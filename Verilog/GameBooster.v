==> flow/design.v <==
module GameBooster
(ad, aleh, alel, button, clk, cold_reset, pic_gp4, pic_gp5, read, remote_d0, remote_d1, remote_d2, remote_d3, remote_data_ready, write, cp, dsab, gameboy_a15, gameboy_cs, pport_cp, read_top, shift_dir, sst, sst_ce, sst_oe);
inout [15:0] ad;
input aleh;
input alel;
input button;
input clk;
input cold_reset;
input pic_gp4;
input pic_gp5;
input read;
input remote_d0;
input remote_d1;
input remote_d2;
input remote_d3;
input remote_data_ready;
input write;
output cp;
output dsab;
output gameboy_a15;
output gameboy_cs;
output pport_cp;
output read_top;
output shift_dir;
output [18:0] sst;
output sst_ce;
output sst_oe;
localparam DATA_START = 3'd0, DATA_END = 3'd1, ONE_LOW_START = 3'd0, ONE_LOW_END = 3'd1, ONE_LOW_RESET = 3'd2, DATA_OUT_START = 3'd0, DATA_OUT_END = 3'd1;
reg ad_out_en = 0;
reg [12:0] addr_increment = 13'b0;
reg ale_out_en = 0;
reg [15:0] data1 = 16'd0;
reg [15:0] data2 = 16'd0;
reg data_out_en = 0;
reg data_out_op = 0;
reg [2:0] data_out_state = DATA_OUT_START;
reg [2:0] data_state = DATA_START;
reg eleven_range_en = 1'b0;
reg first_boot = 1'b1;
reg [31:0] n64_ad_store = 32'b0;
reg [15:0] n64_data_store = 16'b0;
reg one_e_range_en = 1'b0;
reg [2:0] one_low_state = ONE_LOW_END;
reg one_op_complete = 1'b0;
reg one_op_en = 0;
reg press = 0;
reg [15:0] r_ad;
reg [19:0] r_button = 20'hFFFFF;
reg r_cp = 0;
reg r_dsab = 0;
reg r_gb_a15;
reg r_gb_cs;
reg r_pport_cp;
reg r_rdr = 0;
reg r_read_top = 0;
reg r_shift_dir;
reg [18:0] r_sst = 0;
reg r_sst_ce = 1;
reg r_sst_oe = 1;
reg r_read = 1;
reg read_high;
reg read_low;
reg seven_seg_enable = 1'b0;
reg [18:0] sst_address = 0;
reg r_write = 1;
reg write_high;
reg write_low;
reg [2:0] write_stat;
assign ad = (ale_out_en && ad_out_en) ? r_ad : 16'hZ;
assign cp = r_cp;
assign dsab = r_dsab;
assign gameboy_a15 = r_gb_a15;
assign gameboy_cs = r_gb_cs;
assign pport_cp = r_pport_cp;
assign read_top = r_read_top;
assign shift_dir = r_shift_dir;
assign sst = r_sst;
assign sst_ce = r_sst_ce;
assign sst_oe = r_sst_oe;
always @(posedge clk)
begin
	ad_out_en <= 0;
	data_out_en <= 0;
	one_op_complete <= 0;
	one_op_en <= 0;
	press <= 0;
	r_button [19:0] <= {r_button [18:0], button};
	r_gb_a15 <= 1;
   	r_gb_cs <= 1;
	r_pport_cp <= 1'b1;
	r_rdr <= remote_data_ready;
	r_read_top <= read;
	r_shift_dir <= 0;
	r_sst_ce <= 1;
	r_sst_oe <= 1;
	r_read <= read;
	r_write <= write;
	read_high <= read && r_read;
	read_low <= !read && !r_read;
	write_high <= write && r_write;
	write_low <= !write && !r_write;
	write_stat [2:0] <= {write_stat [1:0], write};
	if (alel && !aleh)
		begin
		n64_ad_store [15:0] <= ad;
		addr_increment <= 13'b0;
		end
	if (alel && aleh)
		begin
		n64_ad_store [31:16] <= ad;
		one_op_complete <= 1'b1;
		end
	if (data_state == DATA_START)
		begin
		if (read_low)
			begin
			sst_address [18:0] <= (n64_ad_store [19:1] + addr_increment);
			ale_out_en <= 1;
			data_state <= DATA_END;
			end
		if (write_low)
			begin
			n64_data_store [15:0] <= ad;
			sst_address [18:0] <= (n64_ad_store [19:1] + addr_increment);
			data_state <= DATA_END;
			end
		end
	if (data_state == DATA_END)
		begin
		if (read_high && write_high)
			begin
			addr_increment <= (addr_increment + 1'b1);
			ale_out_en <= 0;
			data_state <= DATA_START;
			end
		end
	if (one_low_state == ONE_LOW_START)
		begin
		if ((read_low || write_low) && one_op_en)
			begin
			r_sst_ce <= (write_low || read_low) ? 1'b0 : 1'b1;
			one_low_state <= ONE_LOW_END;
			end
		end
	if (one_low_state == ONE_LOW_END)
		begin
		r_sst_ce <= (write_low || read_low) ? 1'b0 : 1'b1;
		if (read_high && write_high)
			begin
			one_low_state <= ONE_LOW_RESET;
			end
		end
	if (one_low_state == ONE_LOW_RESET)
		begin
		if (one_op_complete == 1'b1)
			begin
			one_low_state <= ONE_LOW_START;
			end
		end
	if (data_out_state == DATA_OUT_START)
		begin
		if ((read_low) && data_out_en)
			begin
			data_out_op <= 1;
			ad_out_en <= 1;
			r_ad <= data1;
			end
		if ((read_high) && data_out_op)
			begin
			data_out_state <= DATA_OUT_END;
			data_out_op <= 0;
			end
		end
	if (data_out_state == DATA_OUT_END)
		begin
		if ((read_low) && data_out_en)
			begin
			data_out_op <= 1;
			ad_out_en <= 1;
			r_ad <= data2;
			end
		if ((read_high) && data_out_op)
			begin
			data_out_state <= DATA_OUT_START;
			data_out_op <= 0;
			end
		end
	if (r_button [19:0] == 20'h0)
		begin
		press <= 1;
		end
	if ((n64_ad_store >= 32'h10000000) && (n64_ad_store <= 32'h1000003F) && first_boot)
		begin
		r_sst [18:0] <= sst_address [18:0];
		r_read_top <= 1;
		r_sst_oe <= !read_low;
		r_sst_ce <= (write_low || read_low) ? 1'b0 : 1'b1;
		end
	if ((n64_ad_store >= 32'h10001000) && (n64_ad_store <= 32'h1001FFFF) && first_boot)
		begin
		r_sst [18:0] <= sst_address [18:0];
		r_read_top <= 1;
		r_sst_oe <= !read_low;
		r_sst_ce <= (write_low || read_low) ? 1'b0 : 1'b1;
		end
	if ((n64_ad_store >= 32'h10020000) && (n64_ad_store <= 32'h10100FFF) && first_boot)
		begin
		ad_out_en <= 1;
		r_ad <= 16'b0;
		r_read_top <= 1;
		end
	if ((n64_ad_store == 32'h10300261) && first_boot)
		begin
		data_out_en <= 1;
		data1 <= 16'h5445;
		data2 <= 16'h0;
		r_read_top <= 1;
		end
	if (n64_ad_store == 32'h10400400)
		begin
		r_sst [18:0] <= 19'b0;
		if (n64_data_store == 16'h11)
			begin
			first_boot <= 1'b0;
			eleven_range_en <= 1'b1;
			end
		if (n64_data_store == 16'h1E)
			begin
			first_boot <= 1'b0;
			one_e_range_en <= 1'b1;
			end
		end
	if ((n64_ad_store [31:20] == 12'h10C) && first_boot)
		begin
		r_sst [18:0] <= sst_address [18:0];
		r_read_top <= 1;
		r_sst_oe <= !read_low;
		r_sst_ce <= (write_low || read_low) ? 1'b0 : 1'b1;
		end
	if ((n64_ad_store == 32'h10400600) && n64_data_store [9] && first_boot)
		begin
		seven_seg_enable <= n64_data_store [10];
		end
	if ((n64_ad_store == 32'h10400800) && seven_seg_enable && first_boot)
		begin
		r_dsab <= n64_data_store [9];
		r_cp <= n64_data_store [10];
		end
	if ((n64_ad_store >= 32'h11000000) && (n64_ad_store <= 32'h1100003F) && eleven_range_en)
		begin
		r_sst [18:0] <= sst_address [18:0];
		r_read_top <= 1;
		r_sst_oe <= !read_low;
		r_sst_ce <= (write_low || read_low) ? 1'b0 : 1'b1;
		end
	if ((n64_ad_store == 32'h11300220) && eleven_range_en)
		begin
		data_out_en <= 1;
		data1 <= 16'h4441;
		data2 <= 16'h0;
		r_read_top <= 1;
		end
	if ((n64_ad_store == 32'h11400000) && eleven_range_en)
		begin
		r_ad [0] <= 1'b0;
		r_ad [1] <= 1'b0;
		r_ad [2] <= 1'b0;
		r_ad [3] <= 1'b0;
		r_ad [4] <= 1'b0;
		r_ad [5] <= 1'b0;
		r_ad [6] <= 1'b0;
		r_ad [7] <= 1'b0;
		r_ad [8] <= 1'b1;
		r_ad [9] <= 1'b0;
		r_ad [10] <= !press;
		r_ad [11] <= 1'b1;
		r_ad [12] <= 1'b0;
		r_ad [13] <= 1'b1;
		r_ad [14] <= 1'b1;
		r_ad [15] <= 1'b1;
		ad_out_en <= 1;
		r_read_top <= 1;
		end
	if ((n64_ad_store == 32'h11400600) && n64_data_store [9] && eleven_range_en)
		begin
		seven_seg_enable <= n64_data_store [10];
		end
	if ((n64_ad_store == 32'h11400800) && seven_seg_enable && eleven_range_en)
		begin
		r_dsab <= n64_data_store [8];
		r_cp <= n64_data_store [9];
		end
	if ((n64_ad_store >= 32'h11500000) && (n64_ad_store <= 32'h115FFFFF) && eleven_range_en)  
		begin
		r_sst [18:0] <= sst_address [18:0];
		r_pport_cp <= (write_low || read_low) ? 1'b0 : 1'b1;
		end
	if ((n64_ad_store [31:20] == 12'h11C) && eleven_range_en)
		begin
		r_sst [18:0] <= sst_address [18:0];
		r_read_top <= 1;
		r_sst_oe <= !read_low;
		r_sst_ce <= !read_low;
		end
	if ((n64_ad_store [31:20] == 12'h11E) && eleven_range_en)
		begin
		r_read_top <= 1;
		r_sst [18:0] <= (n64_ad_store [19:1]);
		r_sst_oe <= !read_low;
		one_op_en <= 1;
		end
	if ((n64_ad_store [31:20] == 12'h11F) && eleven_range_en)
		begin
		r_sst [18:0] <= ((n64_ad_store [19:1]) + 1'b1);
		r_read_top <= 1;
		r_sst_oe <= !read_low;
		one_op_en <= 1;
		end
	if ((n64_ad_store == 32'h1E400000) && one_e_range_en)
		begin
		r_ad [0] <= remote_d0;
		r_ad [1] <= remote_d1;
		r_ad [2] <= remote_d2;
		r_ad [3] <= remote_d3;
		r_ad [4] <= (r_rdr && remote_data_ready);
		r_ad [5] <= pic_gp4;
		r_ad [6] <= pic_gp5;
		r_ad [9:7] <= 3'h7;
		r_ad [10] <= !press;
		r_ad [15:11] <= 5'h1F;
		ad_out_en <= 1;
		r_read_top <= 1;
		end
	if (((n64_ad_store == 32'h1E400600) && n64_data_store [9]) && one_e_range_en)
		begin
		seven_seg_enable <= n64_data_store [10];
		first_boot <= 0;
		end
	if (((n64_ad_store == 32'h1E400800) && seven_seg_enable) && one_e_range_en)
		begin
		r_dsab <= n64_data_store [9];
		r_cp <= n64_data_store [10];
		end
	if ((n64_ad_store >= 32'h1E500000) && (n64_ad_store <= 32'h1E5FFFFF) && one_e_range_en)
		begin
		r_pport_cp <= (write_low || read_low) ? 1'b0 : 1'b1;
		end
	if ((n64_ad_store [31:20] == 12'h1EC) && one_e_range_en)
		begin
		r_sst [18:0] <= sst_address [18:0];
		r_read_top <= 1;
		r_sst_oe <= !read_low;
		r_sst_ce <= ((write_stat [2:0] == 0) || read_low) ? 1'b0 : 1'b1;
		end
	if ((n64_ad_store [31:20] == 12'h1EE) && one_e_range_en)
		begin
		r_read_top <= 1;
		r_sst [18:0] <= (n64_ad_store [19:1]);
		r_sst_oe <= !read_low;
		one_op_en <= 1;
		end
	if ((n64_ad_store [31:20] == 12'h1EF) && one_e_range_en)
		begin
		r_sst [18:0] <= ((n64_ad_store [19:1]) + 1'b1);
		r_read_top <= 1;
		r_sst_oe <= !read_low;
		one_op_en <= 1;
		end
	if (!r_pport_cp && !r_sst [15])  
		begin
		r_gb_a15 <= 0;
		r_shift_dir <= read_low;
		end
	if (!r_pport_cp && !r_sst [16])
		begin
		r_gb_cs <= 0;
		r_shift_dir <= read_low;
		end
end
endmodule
# ---- From RTL to reports: GameBooster
# What the tools print for GameBooster, step after step.
# Line numbers count from 1 in the design file above.
# Operators carry their Yosys type and port widths (W data, S select, Z words).
# The mark -- stands for no value.
dict set report inputs {
  design {GameBooster}
  clock_port {clk}
  lib {sky130hd}
  lib_corner {tt_025C_1v80}
}

# ---- Word level
# Counts by Yosys on the flattened word-level netlist (proc, flatten, opt, wreduce; memories kept). Register bits leave out memories and registers merged into their read ports (data or address). Print and check cells are left out. Cells with the same type and inputs are merged into one.
dict set report bits {
  output_inout_bits 44
  input_bits 14
  ff_bits 180
}
dict set report classes {
  addsub 3
  cmp 12
  reduce_and_logical 80
  n_eq 24
  mux 188
}
# op count
set op_table {}
lappend op_table {{$eq A32 B29 Y1 const B} 11}
lappend op_table {{$mux W19} 14}
lappend op_table {{$ge A32 B29 Y1 const B} 6}
lappend op_table {{$le A32 B29 Y1 const B} 6}
lappend op_table {{$mux W1} 155}
lappend op_table {{$eq A12 B9 Y1 const B} 7}
lappend op_table {{$logic_and A1 B1 Y1} 49}
lappend op_table {{$mux W3} 15}
lappend op_table {{$mux W13} 3}
lappend op_table {{$eq A16 B5 Y1 const B} 2}
lappend op_table {{$logic_not A20 Y1} 1}
lappend op_table {{$add A19 B1 Y19 const B} 1}
lappend op_table {{$add A19 B13 Y19} 1}
lappend op_table {{$mux W16} 1}
lappend op_table {{$reduce_or A15 Y1} 1}
lappend op_table {{$add A13 B1 Y13 const B} 1}
lappend op_table {{$reduce_bool A12 Y1} 1}
lappend op_table {{$logic_not A3 Y1} 4}
lappend op_table {{$logic_not A1 Y1} 10}
lappend op_table {{$reduce_and A2 Y1} 5}
lappend op_table {{$eq A3 B1 Y1 const B} 3}
lappend op_table {{$reduce_bool A3 Y1} 2}
lappend op_table {{$reduce_or A3 Y1} 2}
lappend op_table {{$reduce_bool A2 Y1} 2}
lappend op_table {{$eq A3 B2 Y1 const B} 1}
lappend op_table {{$logic_or A1 B1 Y1} 2}
lappend op_table {{$reduce_or A2 Y1} 1}

# ---- Depth
# Yosys ltp: most cells in a row. Word level: on the elaborated netlist, between registers, memories and ports. Mapped: between sequential cells and ports; inverters and the memories' decode and read muxes count.
dict set report depth {
  word_depth 15
  abc_area 0
  mapped_depth 9
  ltp_nobuf 9
}

# ---- After synthesis
# The flow's flattened synthesis, as Yosys stat reports it; memories are mapped. The netlist is that of the ABC_AREA named above (0 if unset); the other value can give another one.
# The area totals of this step are shown rounded.
# cell_type count type_area_um2
set types {}
lappend types {sky130_fd_sc_hd__edfxtp_1 94 2.82E+03}
lappend types {sky130_fd_sc_hd__dfxtp_1 80 1.6E+03}
lappend types {sky130_fd_sc_hd__nand2_1 82 307.795}
lappend types {sky130_fd_sc_hd__o21ai_0 42 210.202}
lappend types {sky130_fd_sc_hd__ha_1 16 200.192}
lappend types {sky130_fd_sc_hd__nor2_1 50 187.68}
lappend types {sky130_fd_sc_hd__xor2_1 16 140.134}
lappend types {sky130_fd_sc_hd__xnor2_1 15 131.376}
lappend types {sky130_fd_sc_hd__nand3_1 26 130.125}
lappend types {sky130_fd_sc_hd__a21oi_1 23 115.11}
lappend types {sky130_fd_sc_hd__nand4_1 18 112.608}
lappend types {sky130_fd_sc_hd__nor4_1 18 112.608}
lappend types {sky130_fd_sc_hd__nor3_1 20 100.096}
lappend types {sky130_fd_sc_hd__a22o_1 11 96.342}
lappend types {sky130_fd_sc_hd__clkbuf_1 23 86.333}
lappend types {sky130_fd_sc_hd__and3_1 13 81.328}
lappend types {sky130_fd_sc_hd__and2_1 11 68.816}
lappend types {sky130_fd_sc_hd__o21a_1 9 67.565}
# Other cell types: 43; their cells: 135.
dict set report mapped {
  synth_area_um2 7590
  cell_count 702
  flip_flops 174
}

# ---- Worst setup path after synthesis
# Source: OpenSTA report_checks on the synthesized netlist (no wires, ideal clock, input and output delay 20% of the period each), path of least setup slack; recovery checks are left aside. Register names are those of the netlist, which keeps one name where synthesis merged equal registers.
dict set report synth_path {
  path_kind {register -> register}
  startpoint {register data_state[1]}
  endpoint {register sst_address[0]}
  setup_ns 0.447
  stages 2
  tclk_ns 2.76
  path_delay_ns 2.812
  slack_ns -0.052
  t_arrival_ns 2.365
  t_first_pin_ns 0.000
  period_less_setup_slack_ns 2.812
}
# "path_delay_ns" is the arrival time less input delay plus setup time.
# "stages": output pins that drive a net of the path, with the launching flip-flop's if there is one; two outputs of one cell count as two.
# "period_less_setup_slack_ns" is the clock period less the worst setup slack; recovery checks do not enter. This is arithmetic on one report: input and output delays are still those of the set period (20% each).
# Between the ends stands the longest chain of elaborated cells between them, by number of cells; it is not shown to be the way that was timed. Of several equally long chains one is given.
# A line is the first line of the expression or statement that the cell stems from. Yosys adds cells for indexed reads and writes and turns some case tables into memories.
# A register here has more assigning lines than the two given.
dict set report synth_via {
  cell_sequence {sky130_fd_sc_hd__dfxtp_1 -> sky130_fd_sc_hd__nor4_1}
  elab_chain_len 2
}
# item line_no
set synth_lines {}
lappend synth_lines {{from (decl)} 37} ;# reg [2:0] data_state = DATA_START;
lappend synth_lines {{from (assign)} 119} ;# data_state <= DATA_END;
lappend synth_lines {{from (assign)} 125} ;# data_state <= DATA_END;
lappend synth_lines {{$logic_not A3 Y1} 113} ;# if (data_state == DATA_START)
lappend synth_lines {{$reduce_and A2 Y1} --}
lappend synth_lines {{to (assign)} 117} ;# sst_address [18:0] <= (n64_ad_store [19:1] + addr_increment);
lappend synth_lines {{to (assign)} 124} ;# sst_address [18:0] <= (n64_ad_store [19:1] + addr_increment);
lappend synth_lines {{to (decl)} 64} ;# reg [18:0] sst_address = 0;

# ---- Timing after layout
# From the final timing report of job 1: the path of least setup slack in the routed layout; clock arrival at registers is part of the times.
dict set report layout_path {
  path_kind {register -> register}
  startpoint {register n64_ad_store[20]}
  endpoint {register r_sst[1]}
  t_first_pin_ns 0.43
  slack_ns 0.21
  setup_ns 0.29
  tclk_ns 2.98
  t_arrival_ns 2.92
  stages 8
}
# Between the ends stands the longest chain of elaborated cells between them, by number of cells; it is not shown to be the way that was timed. Of several equally long chains one is given.
# A register here has more assigning lines than the two given.
# Only ways into the end's enable, where the timed path ends, are counted here.
dict set report layout_via {
  cell_sequence {sky130_fd_sc_hd__edfxtp_1 -> sky130_fd_sc_hd__or4_1 -> sky130_fd_sc_hd__or4_1 -> sky130_fd_sc_hd__nor2_1 -> sky130_fd_sc_hd__a2111oi_0 -> sky130_fd_sc_hd__o21ai_0 -> sky130_fd_sc_hd__or3_1 -> sky130_fd_sc_hd__buf_12}
  elab_chain_len 4
}
# item line_no
set layout_lines {}
lappend layout_lines {{from (decl)} 40} ;# reg [31:0] n64_ad_store = 32'b0;
lappend layout_lines {{from (assign)} 110} ;# n64_ad_store [31:16] <= ad;
lappend layout_lines {{$ge A32 B29 Y1} 192} ;# if ((n64_ad_store >= 32'h10000000) && (n64_ad_store <= 32'h1000003F) && first_boot)
lappend layout_lines {{$logic_and A1 B1 Y1 (2 in a row)} 192}
lappend layout_lines {{$reduce_bool A12 Y1} --}
lappend layout_lines {{to (assign)} 194} ;# r_sst [18:0] <= sst_address [18:0];
lappend layout_lines {{to (assign)} 201} ;# r_sst [18:0] <= sst_address [18:0];
lappend layout_lines {{to (decl)} 57} ;# reg [18:0] r_sst = 0;

# Design GameBooster on sky130hd. What follows are 2 stored runs of the flow, each under its own settings; their order means nothing. The constraints put input and output delay at 20% of the set period each and load the outputs with 0.01 pF.
# "critical_path_time_ns" means the part of the period allowed to the worst setup path (the constraints hold back 20% at inputs and 20% at outputs) less its slack; where the path has registers, the arrival times of their clocks count too.
# Results are given in rounded form.
run="job 1" settings period_ns=2.98 CAP_MARGIN=20 CORE_MARGIN=2 CORE_UTILIZATION=40 SLEW_MARGIN=20
run="job 1" results post_synth_area_um2=7590 die_area_um2=20100 fin_util_frac=0.489 worst_setup_slack_ns=0.207 worst_hold_slack_ns=0.247 critical_path_time_ns=2.77 worst_setup_path_type="register -> register"
run="job 2" settings period_ns=3.37 CORE_UTILIZATION=26 PLACE_DENSITY_LB_ADDON=0.18 CORE_ASPECT_RATIO=0.71 CELL_PAD_IN_SITES_GLOBAL_PLACEMENT=0 TNS_END_PERCENT=75 GPL_ROUTABILITY_DRIVEN=0 SLEW_MARGIN=15 MIN_ROUTING_LAYER="met2" CAP_MARGIN=20 CORE_MARGIN=2
run="job 2" results post_synth_area_um2=7590 die_area_um2=30600 fin_util_frac=0.322 worst_setup_slack_ns=0.197 worst_hold_slack_ns=0.314 critical_path_time_ns=3.17 worst_setup_path_type="register -> register"
